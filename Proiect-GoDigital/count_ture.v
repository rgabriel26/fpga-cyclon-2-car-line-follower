==> flow/design.v <==
module count_ture(
	input tact,
	input reset,
	output reg [3:0] cifra_unitati,
	output reg [3:0] cifra_zeci, 
	output reg [3:0] count_ture
);
always @(posedge tact or posedge reset) begin
	if (reset) begin 
		cifra_unitati <= 4'b0000;
		cifra_zeci <= 4'b0000;
		count_ture <= 4'b0000;
	end else begin
		count_ture <= count_ture + 4'b0001;
		if (cifra_unitati == 4'b1001) begin  
			cifra_unitati <= 4'b0000;
			if (cifra_zeci == 4'b1001) begin  
				cifra_zeci <= 4'b0000;
			end else begin
				cifra_zeci <= cifra_zeci + 4'b0001;
			end
		end else begin
			cifra_unitati <= cifra_unitati + 4'b0001;
		end
	end
end
endmodule
---- Reports on count_ture ----
The steps from the RTL of count_ture to its reports follow in flow order.
Line numbers count from 1 in the design file above.
Library cell names are shortened.
The mark -- stands for no value.
set-up
  design top .............................. count_ture
  clock port .............................. tact
  cell library ............................ sky130hd
  timing corner ........................... tt_025C_1v80

---- Word level ----
Source: Yosys, flattened and elaborated, memories not mapped. Widths are those after wreduce; folded enables and synchronous resets count as part of the registers. Registers that Yosys merges into a memory's read port (data or address) are not register bits. Print and check cells do not count. Equal cells are merged and count once.
word-level totals
  flip-flop bits (word level) ............. 12
  output and inout bits ................... 12
  input port bits ......................... 2
cells by class
  equal/unequal tests ..................... 2
  muxes and demuxes ....................... 2
  add/subtract/negate cells ............... 3
operators by type and width
  kind                                  number
  adder 4 x 1 -> 4 bit with constant B  3
  == test 4 bit with constant B         2
  two-way mux 4 bit                     2

---- Depth ----
Depth = most cells in a row (Yosys ltp): at word level without a register or memory, in the mapped netlist without a sequential cell, where the memories' decode and read muxes count.
depth
  word-level depth ........................ 2
  ABC_AREA ................................ 1
  gate-level depth with buffers ........... 6
  depth with buffers taken out ............ 6

---- Netlist ----
The flow's flattened synthesis, as Yosys stat reports it; memories are mapped. The netlist is that of the ABC_AREA named above (0 if unset); the other value can give another one.
The area totals of this step are shown rounded.
cells by type
  cell      number
  dfrtp_1   12
  nand2_1   11
  inv_1     10
  o21ai_2   2
  xor2_1    2
  nand3_1   3
  nor2_1    4
  ha_1      1
  nand2_2   2
  nor2_4    1
  xnor2_1   1
  a21boi_0  1
  a22oi_1   1
  nand4_1   1
  a21oi_1   1
  o21ai_0   1
  o21ai_1   1
  inv_2     1
mapped netlist
  sequential part of the area ............. 0.0003 mm²
  mapped area ............................. 0.000529 mm²
  buffers ................................. 0
  mapped flip-flops ....................... 12
  standard cells after synthesis .......... 56

---- Timing after synthesis ----
Path of least setup slack by OpenSTA after synthesis, without wires, with an ideal clock, recovery checks aside; 20% of the period is set as input and as output delay. Where synthesis merged equal registers, the netlist keeps one of their names.
timing path after synthesis
  kind .................................... register to register
  from .................................... register cifra_unitati[2]
  to ...................................... register cifra_zeci[3]
  buffers on the path ..................... 0
  data required time ...................... 1.711 ns
  stages on the path ...................... 7
  clock period ............................ 1.83 ns
  launch time at the first pin ............ 0.000 ns
  arrival ................................. 0.849 ns
  delay of the path ....................... 0.968 ns
  path slack .............................. 0.862 ns
  synthesis period reached ................ 0.968 ns
"delay of the path" = arrival - input delay + setup time.
"stages on the path": output pins that drive a net of the path, with the launching flip-flop's if there is one; two outputs of one cell count as two.
"synthesis period reached" = period - worst setup slack (recovery checks aside). The figure is calculated, with input and output delays left at 20% of the set period.
Between the ends stands the longest chain of elaborated cells between them, by number of cells; it is not shown to be the way that was timed. Of several equally long chains one is given.
A line is the first line of the expression or statement that the cell stems from. Yosys adds cells for indexed reads and writes and turns some case tables into memories.
At most two assigning lines are given for a register; there are more.
on the way, after synthesis
  cell sequence ........................... dfrtp_1 -> inv_1 -> nand2_1 -> nor2_4 -> nand3_1 -> nand2_1 -> nor2_1
  length of the longest elaborated chain .. 1
  elaborated cells between the ends (all ways) .. 1
  source lines of those cells ............. 1
  classes of those cells .................. eq/ne: 1
RTL lines, path after synthesis
  what           line  source
  from (decl)    4     output reg [3:0] cifra_unitati,
  from (assign)  10    cifra_unitati <= 4'b0000;
  from (assign)  23    cifra_unitati <= cifra_unitati + 4'b0001;
  == test 4 bit  15    if (cifra_unitati == 4'b1001) begin
  to (assign)    18    cifra_zeci <= 4'b0000;
  to (assign)    20    cifra_zeci <= cifra_zeci + 4'b0001;
  to (decl)      5     output reg [3:0] cifra_zeci,

---- Worst path after layout ----
From the final timing report of entry B: the path of least setup slack in the routed layout; clock arrival at registers is part of the times.
timing path after layout
  kind .................................... register to output
  from .................................... register cifra_unitati[0]
  to ...................................... output cifra_unitati[0]
  stages on the path ...................... 2
  data required time ...................... 1.72 ns
  launch time at the first pin ............ 0.26 ns
  path slack .............................. 0.41 ns
  buffers on the path ..................... 1
  arrival ................................. 1.31 ns
  clock period ............................ 2.15 ns
At most two assigning lines are given for a register; there are more.
on the way, after layout
  cell sequence ........................... dfrtp_1 -> clkdlybuf4s50_1
  length of the longest elaborated chain .. 0
  elaborated cells between the ends (all ways) .. 0
  source lines of those cells ............. 0
RTL lines, path after layout
  what           line  source
  from (decl)    4     output reg [3:0] cifra_unitati,
  from (assign)  10    cifra_unitati <= 4'b0000;
  from (assign)  23    cifra_unitati <= cifra_unitati + 4'b0001;
  to (decl)      4

Subject: count_ture on sky130hd, stored results

Hello all,

Settings and measured results of 2 stored flow runs for module count_ture (sky130hd), not sorted in any way. The constraints put input and output delay at 20% of the set period each and load the outputs with 0.01 pF.
By "period achieved" is meant the clock period of the run minus its worst setup slack. This is arithmetic on one report: input and output delays are still those of the set period (20% each).
"overall power" rests on the timing tool's default activity at the inputs, not on a simulated workload.
Results are given in rounded form.

---- entry A ----
settings
  period_ns = 1.31
  CORE_UTILIZATION = 69
  CAP_MARGIN = 20
  CORE_MARGIN = 2
  SLEW_MARGIN = 20
results
  no results, floorplanning failed with PDN-0185

---- entry B ----
settings
  period_ns = 2.15
  CORE_UTILIZATION = 54
  PLACE_DENSITY_LB_ADDON = 0.08
  ABC_AREA = 1
  CTS_CLUSTER_DIAMETER = 111
  CAP_MARGIN = 40
  MAX_ROUTING_LAYER = met5
  CORE_MARGIN = 2
  SLEW_MARGIN = 20
results
  die area ................................ 0.00125 mm²
  cell area after synthesis ............... 0.000529 mm²
  overall power ........................... 0.000385 W
  worst setup slack after layout .......... 0.406 ns
  period achieved ......................... 1.744 ns
  total negative setup slack .............. 0.000 ns
  standard-cell area after layout ......... 0.000704 mm²

Thanks
